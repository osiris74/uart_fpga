==> flow/design.v <==
module fifo 
#
(
    parameter   WIDTH           = 8,
    parameter   DEPTH           = 16
)
(
    input                clk,
    input                rst,
    input                push,
    input                pop,
    input  [WIDTH - 1:0] write_data,
    output [WIDTH - 1:0] read_data,
    output               empty,
    output               full
);
localparam  pointer_width           = $clog2 (DEPTH);
localparam  extended_pointer_width  = pointer_width + 1;
logic [extended_pointer_width - 1:0] ext_wr_ptr, ext_rd_ptr;
wire [pointer_width - 1:0] wr_ptr = ext_wr_ptr [pointer_width - 1:0];
wire [pointer_width - 1:0] rd_ptr = ext_rd_ptr [pointer_width - 1:0];
logic [WIDTH - 1:0] data [0: DEPTH - 1];
assign empty = (ext_rd_ptr == ext_wr_ptr);
assign full  = (ext_rd_ptr[pointer_width - 1:0]          == ext_wr_ptr[pointer_width - 1:0]) &&
               (ext_rd_ptr[extended_pointer_width - 1] != ext_wr_ptr[extended_pointer_width - 1]); 
always_ff @ (posedge clk)
if (push)
  data [wr_ptr] <= write_data;
assign read_data = data [rd_ptr];
always_ff @ (posedge clk or posedge rst)
if (rst)
begin
  ext_wr_ptr <= '0;
  ext_rd_ptr <= '0;
end
else 
begin
    if (push && (!full || pop))
    begin
        ext_wr_ptr <= ext_wr_ptr + 1'b1;
    end
    if (pop && (!empty))
    begin
        ext_rd_ptr <= ext_rd_ptr + 1'b1;
    end
end
endmodule
module top (
input               clk     ,  
input               sw_0    ,  
input               sw_1    ,  
input   wire        uart_rxd,  
output  wire        uart_txd,  
output  wire [3:0]  led,
output wire rx_valid,
output wire tx_busy
);
parameter CLK_HZ       = 50_000_000;
parameter BIT_RATE     = 9600;
parameter PAYLOAD_BITS = 8;
parameter FIFO_WIDTH = 8;
parameter FIFO_DEPTH = 16;
wire [PAYLOAD_BITS-1:0]  uart_rx_data;
wire        uart_rx_valid;
wire        uart_rx_break;
wire        uart_tx_busy;
wire [PAYLOAD_BITS-1:0]  uart_tx_data;
wire        uart_tx_en, uart_rx_en;
wire full_fifo, empty_fifo;
reg  [PAYLOAD_BITS-1:0]  led_reg;
assign      led = led_reg;
assign uart_tx_en   = ~empty_fifo;   
assign uart_rx_en   = ~full_fifo;    
assign rx_valid = uart_rx_valid;
assign tx_busy  = uart_tx_busy;
always @(posedge clk) begin
    if(!sw_0) begin
        led_reg <= 8'hF0;
    end else if(uart_rx_valid) begin
        led_reg <= uart_rx_data[7:0];
    end
end
uart_rx #(
.BIT_RATE(BIT_RATE),
.PAYLOAD_BITS(PAYLOAD_BITS),
.CLK_HZ  (CLK_HZ  )
) i_uart_rx(
.clk          (clk          ),  
.resetn       (sw_0         ),  
.uart_rxd     (uart_rxd     ),  
.uart_rx_en   (uart_rx_en   ),  
.uart_rx_break(uart_rx_break),  
.uart_rx_valid(uart_rx_valid),  
.uart_rx_data (uart_rx_data )   
);
uart_tx #(
.BIT_RATE(BIT_RATE),
.PAYLOAD_BITS(PAYLOAD_BITS),
.CLK_HZ  (CLK_HZ  )
) i_uart_tx(
.clk          (clk          ),
.resetn       (sw_0         ),
.uart_txd     (uart_txd     ),
.uart_tx_en   (uart_tx_en   ),
.uart_tx_busy (uart_tx_busy ),
.uart_tx_data (uart_rx_data ) 
);
fifo #(
    .WIDTH    (FIFO_WIDTH),
    .DEPTH    (FIFO_DEPTH)
)
i_fifo
(
    .clk          (     clk              ),
    .rst          (     ~sw_0            ),
    .push         (     uart_rx_valid    ),
    .pop          (     ~uart_tx_busy    ),
    .write_data   (     uart_rx_data     ),
    .read_data    (     uart_tx_data     ),
    .empty        (     empty_fifo       ),
    .full         (     full_fifo        )
);
endmodule
module uart_rx # 
(
    parameter   BIT_RATE        = 9600,  
    parameter   CLK_HZ          =    50_000_000,
    parameter   PAYLOAD_BITS    = 8,
    parameter   STOP_BITS       = 1
)
(
input  wire       clk          ,  
input  wire       resetn       ,  
input  wire       uart_rxd     ,  
input  wire       uart_rx_en   ,  
output wire       uart_rx_break,  
output wire       uart_rx_valid,  
output reg  [PAYLOAD_BITS-1:0] uart_rx_data    
);
localparam       CYCLES_PER_BIT      = CLK_HZ / BIT_RATE;
localparam       CYCLES_PER_BIT_HALF = CYCLES_PER_BIT / 2; 
localparam       COUNT_REG_LEN      = 1+$clog2(CYCLES_PER_BIT);
reg rxd_reg;
reg rxd_reg_0;
reg [PAYLOAD_BITS-1:0] recieved_data;
reg [COUNT_REG_LEN-1:0] cycle_counter;
reg [3:0] bit_counter;
reg bit_sample;
reg [2:0] fsm_state;
reg [2:0] n_fsm_state;
localparam FSM_IDLE = 0;
localparam FSM_START= 1;
localparam FSM_RECV = 2;
localparam FSM_STOP = 3;
assign uart_rx_break = uart_rx_valid && ~|recieved_data;
assign uart_rx_valid = fsm_state == FSM_STOP && n_fsm_state == FSM_IDLE;
always @(posedge clk) begin
    if(!resetn) 
    begin
        uart_rx_data  <= {PAYLOAD_BITS{1'b0}};
    end 
    else 
        if (fsm_state == FSM_STOP) 
        begin
            uart_rx_data  <= recieved_data;
        end
end
wire next_bit     = cycle_counter == CYCLES_PER_BIT ||
                    fsm_state     == FSM_STOP && 
                    cycle_counter == CYCLES_PER_BIT_HALF;
wire payload_done = bit_counter   == PAYLOAD_BITS  ;
always @(*) begin : p_n_fsm_state
    case(fsm_state)
        FSM_IDLE : n_fsm_state = rxd_reg      ? FSM_IDLE : FSM_START;
        FSM_START: n_fsm_state = next_bit     ? FSM_RECV : FSM_START;
        FSM_RECV : n_fsm_state = payload_done ? FSM_STOP : FSM_RECV ;
        FSM_STOP : n_fsm_state = next_bit     ? FSM_IDLE : FSM_STOP ;
        default  : n_fsm_state = FSM_IDLE;
    endcase
end
always @(posedge clk) begin : p_recieved_data
    if(!resetn) 
    begin
        recieved_data <= {PAYLOAD_BITS{1'b0}};
    end 
    else if(fsm_state == FSM_IDLE             ) 
	 begin
        recieved_data <= {PAYLOAD_BITS{1'b0}};
    end 
    else if(fsm_state == FSM_RECV && next_bit ) 
	 begin
        recieved_data <= {bit_sample, recieved_data[PAYLOAD_BITS-1 : 1]};
    end
end
always @(posedge clk) begin : p_bit_counter
    if(!resetn) 
    begin
        bit_counter <= {COUNT_REG_LEN{1'b0}};
    end 
    else if(fsm_state != FSM_RECV) 
    begin
        bit_counter <= {COUNT_REG_LEN{1'b0}};
    end 
    else if(fsm_state == FSM_RECV && next_bit) 
    begin
        bit_counter <= bit_counter + 1'b1;
    end
end
always @(posedge clk) begin : p_bit_sample
    if(!resetn) 
    begin
        bit_sample <= 1'b0;
    end 
    else if (cycle_counter == CYCLES_PER_BIT_HALF) 
        begin
            bit_sample <= rxd_reg;
        end
end
always @(posedge clk) begin : p_cycle_counter
    if(!resetn) 
    begin
        cycle_counter <= {COUNT_REG_LEN{1'b0}};
    end 
    else if(next_bit) 
        begin
            cycle_counter <= {COUNT_REG_LEN{1'b0}};
        end 
    else if(fsm_state == FSM_START || 
                fsm_state == FSM_RECV  || 
                fsm_state == FSM_STOP   ) begin
        cycle_counter <= cycle_counter + 1'b1;
    end
end
always @(posedge clk) begin : p_fsm_state
    if(!resetn) begin
        fsm_state <= FSM_IDLE;
    end else begin
        fsm_state <= n_fsm_state;
    end
end
always @(posedge clk) begin : p_rxd_reg
    if(!resetn) begin
        rxd_reg     <= 1'b1;
        rxd_reg_0   <= 1'b1;
    end else if(uart_rx_en) 
        begin
            rxd_reg     <= rxd_reg_0;
            rxd_reg_0   <= uart_rxd;
        end
end
endmodule
module uart_tx #
(
    parameter   BIT_RATE        = 9600,  
    parameter   CLK_HZ          = 50_000_000,
    parameter   PAYLOAD_BITS    = 8,
    parameter   STOP_BITS       = 1
)
(
input  wire         clk         ,  
input  wire         resetn      ,  
output wire         uart_txd    ,  
output wire         uart_tx_busy,  
input  wire         uart_tx_en  ,  
input  wire [PAYLOAD_BITS-1:0]   uart_tx_data   
);
localparam       CYCLES_PER_BIT       = CLK_HZ / BIT_RATE;
localparam       CYCLES_PER_BIT_HALF  = CYCLES_PER_BIT / 2;
localparam       COUNT_REG_LEN      = 1+$clog2(CYCLES_PER_BIT);
reg txd_reg;
reg [PAYLOAD_BITS-1:0] data_to_send;
reg [COUNT_REG_LEN-1:0] cycle_counter;
reg [3:0] bit_counter;
reg [2:0] fsm_state;
reg [2:0] n_fsm_state;
localparam FSM_IDLE = 0;
localparam FSM_START= 1;
localparam FSM_SEND = 2;
localparam FSM_STOP = 3;
assign uart_tx_busy = fsm_state != FSM_IDLE;
assign uart_txd     = txd_reg;
wire next_bit     = cycle_counter == CYCLES_PER_BIT;
wire payload_done = bit_counter   == PAYLOAD_BITS  ;
wire stop_done    = bit_counter   == STOP_BITS && fsm_state == FSM_STOP;
always @(*) begin : p_n_fsm_state
    case(fsm_state)
        FSM_IDLE : n_fsm_state = uart_tx_en   ? FSM_START: FSM_IDLE ;
        FSM_START: n_fsm_state = next_bit     ? FSM_SEND : FSM_START;
        FSM_SEND : n_fsm_state = payload_done ? FSM_STOP : FSM_SEND ;
        FSM_STOP : n_fsm_state = stop_done    ? FSM_IDLE : FSM_STOP ;
        default  : n_fsm_state = FSM_IDLE;
    endcase
end
integer i = 0;
always @(posedge clk) begin : p_data_to_send
    if(!resetn) 
    begin
        data_to_send <= {PAYLOAD_BITS{1'b0}};
    end 
    else if(fsm_state == FSM_IDLE && uart_tx_en) 
    begin
        data_to_send <= uart_tx_data;
    end
    else if(fsm_state       == FSM_SEND       && next_bit ) 
        begin
            data_to_send <= data_to_send >> 1;
        end
end
always @(posedge clk) begin : p_bit_counter
    if(!resetn) 
    begin
        bit_counter <= 4'b0;
    end 
    else if(fsm_state != FSM_SEND && fsm_state != FSM_STOP) 
    begin
        bit_counter <= {COUNT_REG_LEN{1'b0}};
    end 
    else if(fsm_state == FSM_SEND && n_fsm_state == FSM_STOP)
    begin
        bit_counter <= {COUNT_REG_LEN{1'b0}};
    end
    else if(fsm_state == FSM_STOP&& next_bit)
    begin
        bit_counter <= bit_counter + 1'b1;
    end 
    else if(fsm_state == FSM_SEND && next_bit) 
    begin
        bit_counter <= bit_counter + 1'b1;
    end
end
always @(posedge clk) begin : p_cycle_counter
    if(!resetn) 
    begin
        cycle_counter <= {COUNT_REG_LEN{1'b0}};
    end
    else if(next_bit)
    begin
        cycle_counter <= {COUNT_REG_LEN{1'b0}};
    end
    else if    (fsm_state == FSM_START || 
                fsm_state == FSM_SEND  || 
                fsm_state == FSM_STOP   ) 
    begin
        cycle_counter <= cycle_counter + 1'b1;
    end
end
always @(posedge clk) begin : p_fsm_state
    if(!resetn) 
    begin
        fsm_state <= FSM_IDLE;
    end
    else 
    begin
        fsm_state <= n_fsm_state;
    end
end
always @(posedge clk) begin : p_txd_reg
    if(!resetn) begin
        txd_reg <= 1'b1;
    end 
    else if(fsm_state == FSM_IDLE) 
    begin
        txd_reg <= 1'b1;
    end
    else if(fsm_state == FSM_START) 
    begin
        txd_reg <= 1'b0;
    end
    else if(fsm_state == FSM_SEND) 
    begin
        txd_reg <= data_to_send[0];
    end
    else if(fsm_state == FSM_STOP)
    begin
        txd_reg <= 1'b1;
    end
end
endmodule
# Tool chain data of top
# Tool output for the design above, in the order of the flow.
# Line numbers count from 1 in the design file above.
# Operators carry their Yosys type and port widths (W data, S select, Z words).
# A cell with -- has no value.
[design] top="top" clock="clk" library="sky130hd" corner="tt_025C_1v80"

# After elaboration
# Yosys after proc, flatten, opt, wreduce and memory -nomap, before mapping. Memory bits, and registers merged into a memory's read port (data or address), are not among the register bits. Print and check cells are not counted. Equal cells are merged and count once.
[classes] n_addsub=6 eq_ne=19 muxes=17 n_logic=3 reduce_and_logical=33
[op_table] op="$add A14 B1 Y14 const B" count=2
[op_table] op="$eq A14 B13 Y1 const B" count=2
[op_table] op="$pmux W3 S4" count=2
[op_table] op="$mux W8" count=2
[op_table] op="$eq A3 B2 Y1 const B" count=5
[op_table] op="$eq A14 B12 Y1 const B" count=1
[op_table] op="$logic_and A1 B1 Y1" count=12
[op_table] op="$reduce_or A2 Y1" count=5
[op_table] op="$add A5 B1 Y5 const B" count=2
[op_table] op="$ne A3 B2 Y1 const B" count=3
[op_table] op="$logic_not A3 Y1" count=3
[op_table] op="$add A4 B1 Y4 const B" count=2
[op_table] op="$eq A4 B4 Y1 const B" count=2
[op_table] op="$mux W4" count=2
[op_table] op="$mux W2" count=4
[op_table] op="$mux W1" count=7
[op_table] op="$logic_or A1 B1 Y1" count=6
[op_table] op="$eq A3 B1 Y1 const B" count=2
[op_table] op="$reduce_bool A3 Y1" count=2
[op_table] op="$eq A5 B5 Y1" count=1
[op_table] op="$reduce_bool A2 Y1" count=2
[op_table] op="$eq A4 B1 Y1 const B" count=1
[op_table] op="$eq A4 B4 Y1" count=1
[op_table] op="$not A1 Y1" count=3
[op_table] op="$reduce_or A3 Y1" count=1
[op_table] op="$logic_not A1 Y1" count=2
[op_table] op="$ne A1 B1 Y1" count=1
[bits] register_bits=84 wordCells=94

# Depth
# Depth = most cells in a row (Yosys ltp): at word level without a register or memory, in the mapped netlist without a sequential cell, where the memories' decode and read muxes count.
[depth] ltp_word=8 ABC_AREA=0 depth_mapped=7

# Synthesis result
# Source: synth_stat.txt of the flow (Yosys; design flattened, memories mapped). It holds for the ABC_AREA given above (unset counts as 0); a run with the other value may have another netlist.
[by_type] type="sky130_fd_sc_hd__dfxtp_1" count=74 type_area_um2=1.48E+03
[by_type] type="sky130_fd_sc_hd__dfrtp_1" count=10 type_area_um2=250.24
[by_type] type="sky130_fd_sc_hd__mux2i_1" count=25 type_area_um2=250.24
[by_type] type="sky130_fd_sc_hd__xnor2_1" count=24 type_area_um2=210.202
[by_type] type="sky130_fd_sc_hd__nor2_1" count=54 type_area_um2=202.694
[by_type] type="sky130_fd_sc_hd__xor2_1" count=19 type_area_um2=166.41
[by_type] type="sky130_fd_sc_hd__ha_1" count=11 type_area_um2=137.632
[by_type] type="sky130_fd_sc_hd__nand2_1" count=31 type_area_um2=116.362
[by_type] type="sky130_fd_sc_hd__nand3_1" count=21 type_area_um2=105.101
[by_type] type="sky130_fd_sc_hd__o21ai_0" count=16 type_area_um2=80.077
[by_type] type="sky130_fd_sc_hd__a21oi_1" count=14 type_area_um2=70.067
[by_type] type="sky130_fd_sc_hd__inv_1" count=18 type_area_um2=67.565
[by_type] type="sky130_fd_sc_hd__nor2b_1" count=8 type_area_um2=50.048
[by_type] type="sky130_fd_sc_hd__nor4_4" count=2 type_area_um2=42.541
[by_type] type="sky130_fd_sc_hd__a21boi_0" count=5 type_area_um2=37.536
[by_type] type="sky130_fd_sc_hd__a21boi_1" count=5 type_area_um2=37.536
[by_type] type="sky130_fd_sc_hd__and3_1" count=6 type_area_um2=37.536
[by_type] type="sky130_fd_sc_hd__and4_1" count=4 type_area_um2=35.034
# Other cell types: 33; their cells: 64.
[synth_totals] cells=411 yosys_area_um2=3837.4 seqArea_um2=1731.7 flip_flops=84
# By module: a second synthesis without flattening, with its own total; a netlist apart from the flattened one above.
[unflattened] hier_cells=668 area_unflattened_um2=9123.8
# Each row is one instance without its submodules.
[by_module] module="fifo" n_inst=1 cells=289 mod_area_um2=5680.4 seq_area_um2=4093.9
[by_module] module="uart_rx" n_inst=1 cells=196 mod_area_um2=1880.6 seq_area_um2=820.8
[by_module] module="uart_tx" n_inst=1 cells=166 mod_area_um2=1407.6 seq_area_um2=580.6
[by_module] module="top" n_inst=1 cells=17 mod_area_um2=155.1 seq_area_um2=80.1

# Path before layout
# Source: OpenSTA report_checks on the synthesized netlist (no wires, ideal clock, input and output delay 20% of the period each), path of least setup slack; recovery checks are left aside. Register names are those of the netlist, which keeps one name where synthesis merged equal registers.
[synth_path] path_kind="register to register" from="register i_uart_tx.cycle_counter[0]" to="register i_uart_tx.data_to_send[0]" clock_period_ns=2.51 setup_ns=0.133 launch_ns=0.000 t_arrival_ns=1.891 required_time_ns=2.377 slack_ns=0.485 delay_ns=2.024 driving_pins=8 period_less_setup_slack_ns=2.025
# "delay_ns" = arrival - input delay + setup time.
# "driving_pins": output pins that drive a net of the path, with the launching flip-flop's if there is one; two outputs of one cell count as two.
# "period_less_setup_slack_ns" = period - worst setup slack (recovery checks aside). The figure is calculated, with input and output delays left at 20% of the set period.
# Between the ends stands the longest chain of elaborated cells between them, by number of cells; it is not shown to be the way that was timed. Of several equally long chains one is given.
# Each line given opens the expression or statement behind the cell; cells for indexed reads and writes are added by Yosys, which also makes memories of some case tables.
# A register here has more assigning lines than the two given.
[synth_via] cell_sequence="sky130_fd_sc_hd__dfxtp_1 sky130_fd_sc_hd__inv_1 sky130_fd_sc_hd__ha_1 sky130_fd_sc_hd__or4b_1 sky130_fd_sc_hd__nor4_4 sky130_fd_sc_hd__nand3_2 sky130_fd_sc_hd__mux2i_1 sky130_fd_sc_hd__a21oi_1" elab_chain_len=4 cells_between=5
[synth_lines] element="start, declared" line_no=272 rtl="reg [COUNT_REG_LEN-1:0] cycle_counter;"
[synth_lines] element="start, assigned" line_no=334 rtl="cycle_counter <= {COUNT_REG_LEN{1'b0}};"
[synth_lines] element="start, assigned" line_no=344 rtl="cycle_counter <= cycle_counter + 1'b1;"
[synth_lines] element="$eq A14 B13 Y1" line_no=282 rtl="wire next_bit     = cycle_counter == CYCLES_PER_BIT;"
[synth_lines] element="$logic_and A1 B1 Y1" line_no=304 rtl="else if(fsm_state       == FSM_SEND       && next_bit )"
[synth_lines] element="$mux W8" line_no=304
[synth_lines] element="$mux W8" line_no=300 rtl="else if(fsm_state == FSM_IDLE && uart_tx_en)"
[synth_lines] element="end, assigned" line_no=302 rtl="data_to_send <= uart_tx_data;"
[synth_lines] element="end, assigned" line_no=306 rtl="data_to_send <= data_to_send >> 1;"
[synth_lines] element="end, declared" line_no=271 rtl="reg [PAYLOAD_BITS-1:0] data_to_send;"

# Path in the finished layout
# Path of least setup slack in the final report of flow run 2 (OpenROAD, finished layout, wires in). Where an end is a register, its clock arrival counts in the times.
[layout_path] path_kind="register to output" from="register i_uart_rx.cycle_counter[12]" to="output port rx_valid" clock_period_ns=1.99 output_delay_ns=0.40 launch_ns=0.34 t_arrival_ns=1.66 required_time_ns=1.59 slack_ns=-0.07 driving_pins=5
# Between the ends stands the longest chain of elaborated cells between them, by number of cells; it is not shown to be the way that was timed. Of several equally long chains one is given.
# A register here has more assigning lines than the two given.
[layout_via] cell_sequence="sky130_fd_sc_hd__dfxtp_2 sky130_fd_sc_hd__or4b_4 sky130_fd_sc_hd__nor3_4 sky130_fd_sc_hd__o21a_1 sky130_fd_sc_hd__buf_2" elab_chain_len=7 cells_between=9
[layout_lines] element="start, declared" line_no=146 rtl="reg [COUNT_REG_LEN-1:0] cycle_counter;"
[layout_lines] element="start, assigned" line_no=222 rtl="cycle_counter <= {COUNT_REG_LEN{1'b0}};"
[layout_lines] element="start, assigned" line_no=231 rtl="cycle_counter <= cycle_counter + 1'b1;"
[layout_lines] element="$eq A14 B12 Y1" line_no=170 rtl="cycle_counter == CYCLES_PER_BIT_HALF;"
[layout_lines] element="$logic_and A1 B1 Y1" line_no=169 rtl="fsm_state     == FSM_STOP &&"
[layout_lines] element="$logic_or A1 B1 Y1" line_no=168 rtl="wire next_bit     = cycle_counter == CYCLES_PER_BIT ||"
[layout_lines] element="$mux W2" line_no=177 rtl="FSM_STOP : n_fsm_state = next_bit     ? FSM_IDLE : FSM_STOP ;"
[layout_lines] element="$pmux W3 S4" line_no=173 rtl="case(fsm_state)"
[layout_lines] element="$logic_not A3 Y1" line_no=156 rtl="assign uart_rx_valid = fsm_state == FSM_STOP && n_fsm_state == FSM_IDLE;"
[layout_lines] element="$logic_and A1 B1 Y1" line_no=156
[layout_lines] element="end, declared" line_no=55 rtl="output wire rx_valid,"

# Below are 2 stored runs of the flow (Yosys, OpenROAD; platform sky130hd) on top, each with its settings and what was measured, unordered. Constraints: input delay and output delay 20% of the set period each, output load 0.01 pF.
# "period_less_ws_ns": clock period set for the run, less the worst setup slack. It is reckoned from that one timing run; input and output delays stay at 20% of the period that was set.
# "critical_path_time_ns" is the time allowed to the run's worst setup path (the clock period less input and output delay, where it has them) less its slack. Clock arrival times count: a late capture clock shortens it, a late launch clock lengthens it.
# "totalPower_mw" rests on the timing tool's default activity at the inputs, not on a simulated workload.
run="flow run 1" settings period_ns=3.28 CORE_UTILIZATION=69 SETUP_SLACK_MARGIN=0.43 PLACE_DENSITY_LB_ADDON=0.0 CELL_PAD_IN_SITES_GLOBAL_PLACEMENT=3 TNS_END_PERCENT=35 ABC_AREA=1 GPL_ROUTABILITY_DRIVEN=0 CTS_CLUSTER_SIZE=66 CTS_CLUSTER_DIAMETER=228 CAP_MARGIN=25 CORE_MARGIN=2 SLEW_MARGIN=20
run="flow run 1" outcome="stopped before the end: placement reported FLW-0024"
run="flow run 2" settings period_ns=1.99 CORE_UTILIZATION=21 SETUP_SLACK_MARGIN=0.3 PLACE_DENSITY_LB_ADDON=0.16 GPL_TIMING_DRIVEN=1 CTS_CLUSTER_SIZE=46 CAP_MARGIN=30 SLEW_MARGIN=35 CORE_MARGIN=2
run="flow run 2" results synth_area_um2=3837.4 design_die_area_um2=19371.1 finalCellArea_um2=5257.5 fin_ws_ns=-0.071 tns_setup_ns=-0.071 totalPower_mw=3.450 period_less_ws_ns=2.061 critical_path_time_ns=1.66 worstPathKind="register to output"
